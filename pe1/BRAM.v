==> flow/design.v <==
module BRAM(input             clk,
            input             wen,
            input      [7:0]  waddr,
            input      [11:0] din,
            input      [7:0]  raddr,
            output reg [11:0] dout);
(* ram_style="block" *) reg [11:0] blockram [255:0];
always @(posedge clk) begin
    if(wen)
        blockram[waddr] <= din;
end
always @(posedge clk) begin
    dout <= blockram[raddr];
end
endmodule
* Reports on BRAM *
Tool output for the design above, in the order of the flow.
Lines are those of the file above, counted from 1.
Operators carry their Yosys type and port widths (W data, S select, Z words).
A cell with -- has no value.

inputs
  top = BRAM
  clock port = clk
  library = sky130hd
  library corner = tt_025C_1v80

* Word level *
Yosys after proc, flatten, opt, wreduce and memory -nomap, before mapping. Enables and synchronous resets that opt folds into registers are not counted as muxes. Memory bits, and registers merged into a memory's read port (data or address), are not among the register bits. Print and check cells are not counted. Equal cells are merged and count once.
Memory sizes are those after Yosys's memory passes, which may raise the word count (mostly to a power of two), join words into wider ones and drop unused or constant bits.

word-level totals
  register bits = 0
  memory bits (writable) = 3,072
  clocked read ports x word width = 12
  memories = 1
  bits of input ports = 30
  output and inout port bits = 12
  cells after elaboration = 4

memories
  name      words  width  rd ports  wr ports  RTL line  text
  blockram  256    12     1         1         7         (* ram_style="block" *) reg [11:0] blockram [255:0];

operators by class
  multiplexer cells = 3

operators with widths
  kind      count
  $mux W12  1
  $mux W8   1
  $mux W1   1

* Longest topological paths *
Yosys ltp: most cells in a row. Word level: on the elaborated netlist, between registers, memories and ports. Mapped: between sequential cells and ports; inverters and the memories' decode and read muxes count.

depth
  depth in word-level cells = 1
  ABC_AREA = 0
  mapped depth = 11
  depth with buffers taken out = 6

* Mapped cells and area *
The flow's flattened synthesis, as Yosys stat reports it; memories are mapped. The netlist is that of the ABC_AREA named above (0 if unset); the other value can give another one.
The area totals of this step are shown rounded.

cell types
  cell type                  count  total area (um2)
  sky130_fd_sc_hd__edfxtp_1  3,072  9.22E+04
  sky130_fd_sc_hd__mux4_2    636    1.43E+04
  sky130_fd_sc_hd__mux2i_1   223    2.23E+03
  sky130_fd_sc_hd__a22oi_1   215    1.61E+03
  sky130_fd_sc_hd__nor2_1    302    1.13E+03
  sky130_fd_sc_hd__a21oi_1   121    605.581
  sky130_fd_sc_hd__clkbuf_1  153    574.301
  sky130_fd_sc_hd__o22ai_1   88     550.528
  sky130_fd_sc_hd__o221ai_1  53     464.195
  sky130_fd_sc_hd__buf_6     35     394.128
  sky130_fd_sc_hd__buf_2     72     360.346
  sky130_fd_sc_hd__buf_12    16     320.307
  sky130_fd_sc_hd__mux2_2    28     315.302
  sky130_fd_sc_hd__buf_4     33     247.738
  sky130_fd_sc_hd__dfxtp_1   12     240.23
  sky130_fd_sc_hd__nor2b_1   37     231.472
  sky130_fd_sc_hd__nor4_1    34     212.704
  sky130_fd_sc_hd__buf_8     14     210.202

Other cell types: 43; their cells: 362.

synthesis totals
  cells in the netlist = 5,506
  synthesis area = 119,000 um2
  sequential area = 92,500 um2
  flip-flop cells = 3,084

* Timing after synthesis *
Path of least setup slack by OpenSTA after synthesis, without wires, with an ideal clock, recovery checks aside; 20% of the period is set as input and as output delay. Where synthesis merged equal registers, the netlist keeps one of their names.

timing path after synthesis
  kind = input to register
  from = input port waddr[3]
  to = memory blockram[235][0]
  clock period = 2,660 ps
  input delay = 532 ps
  library setup time = 380 ps
  time at the first pin = 532 ps
  data arrival time = 2,143 ps
  setup slack = 137 ps
  delay of the path = 1,991 ps
  stages = 6
  path buffers = 3
  synthesis period reached = 2,523 ps

"delay of the path" = arrival - input delay + setup time.
"stages": output pins that drive a net of the path, with the launching flip-flop's if there is one; two outputs of one cell count as two.
"synthesis period reached" is the clock period less the worst setup slack; recovery checks do not enter. This is arithmetic on one report: input and output delays are still those of the set period (20% each).
The rows between start and end are the longest chain of elaborated cells between them; the timing report does not say that the signal goes this way. Where chains are equally long, one stands for them.
Each line given opens the expression or statement behind the cell; cells for indexed reads and writes are added by Yosys, which also makes memories of some case tables.

on the way, after synthesis
  cells stage by stage = sky130_fd_sc_hd__clkbuf_1 -> sky130_fd_sc_hd__nor2b_1 -> sky130_fd_sc_hd__clkbuf_1 -> sky130_fd_sc_hd__nand4_1 -> sky130_fd_sc_hd__clkbuf_1 -> sky130_fd_sc_hd__nor2_1
  length of the longest elaborated chain = 1
  elaborated cells between the ends (all ways) = 1

ends and longest elaborated chain, after synthesis
  item                RTL line  text
  start: declaration  3         input      [7:0]  waddr,
  $mux W8             9         if(wen)
  end: declaration    7         (* ram_style="block" *) reg [11:0] blockram [255:0];

* Path in the finished layout *
Path of least setup slack in the final report of job 1 (OpenROAD, finished layout, wires in). Where an end is a register, its clock arrival counts in the times.
The report prints the path's times to 10 ps; the period is as set.

timing path after layout
  kind = input to register
  from = input port raddr[6]
  to = register dout[9]
  clock period = 3,800 ps
  input delay = 760 ps
  library setup time = 160 ps
  time at the first pin = 760 ps
  data arrival time = 3,950 ps
  setup slack = 520 ps
  stages = 8
  path buffers = 2

on the way, after layout
  cells stage by stage = sky130_fd_sc_hd__clkdlybuf4s50_1 -> sky130_fd_sc_hd__buf_4 -> sky130_fd_sc_hd__and3b_1 -> sky130_fd_sc_hd__o221ai_1 -> sky130_fd_sc_hd__o22ai_1 -> sky130_fd_sc_hd__nor3_1 -> sky130_fd_sc_hd__nor4_1 -> sky130_fd_sc_hd__nor4b_1

ends and longest elaborated chain, after layout
  item                RTL line  text
  start: declaration  5         input      [7:0]  raddr,
  end: declaration    6         output reg [11:0] dout);

No chain of elaborated cells between the ends is given.

Top module BRAM; platform sky130hd; tools Yosys and OpenROAD; 2 stored runs in no particular order. Input and output delays are each 20% of the period that was set; the output load is 0.01 pF.
By "critical path time" is meant the share of the clock period that the worst setup path is allowed (20% is reserved at inputs, 20% at outputs), minus its slack. Clock arrival times at its registers enter into it.
By "total power of the final layout" is meant OpenSTA's value without simulated activity: inputs other than the clock are taken to toggle once in ten clock periods, and the tool carries that through the logic.
"critical path time" is known to 10 ps.
Results are given in rounded form.
Among the settings, - means not set for that run.

item                                  job 1              job 2
period_ns                             3.8                2.46
CORE_UTILIZATION                      58                 57
SETUP_SLACK_MARGIN                    -0.23              -
PLACE_DENSITY_LB_ADDON                0.22               0.17
HOLD_SLACK_MARGIN                     -0.04              -
CORE_ASPECT_RATIO                     0.5                0.63
GPL_ROUTABILITY_DRIVEN                0                  -
CTS_CLUSTER_DIAMETER                  344                -
CAP_MARGIN                            20                 20
SLEW_MARGIN                           10                 20
CORE_MARGIN                           2                  9
CELL_PAD_IN_SITES_GLOBAL_PLACEMENT    -                  2
TNS_END_PERCENT                       -                  5
MAX_ROUTING_LAYER                     -                  met5
netlist area reported by Yosys (um2)  119,000            119,000
die outline area (um2)                208,000            225,000
final design utilization              0.66               0.688
setup slack of the worst path (ps)    524                -176
setup total negative slack (ps)       0                  -295
final worst hold slack (ps)           341                67
total power of the final layout (W)   0.0683             0.108
critical path time (ps)               2,520              2,640
type of the worst setup path          input to register  register to register
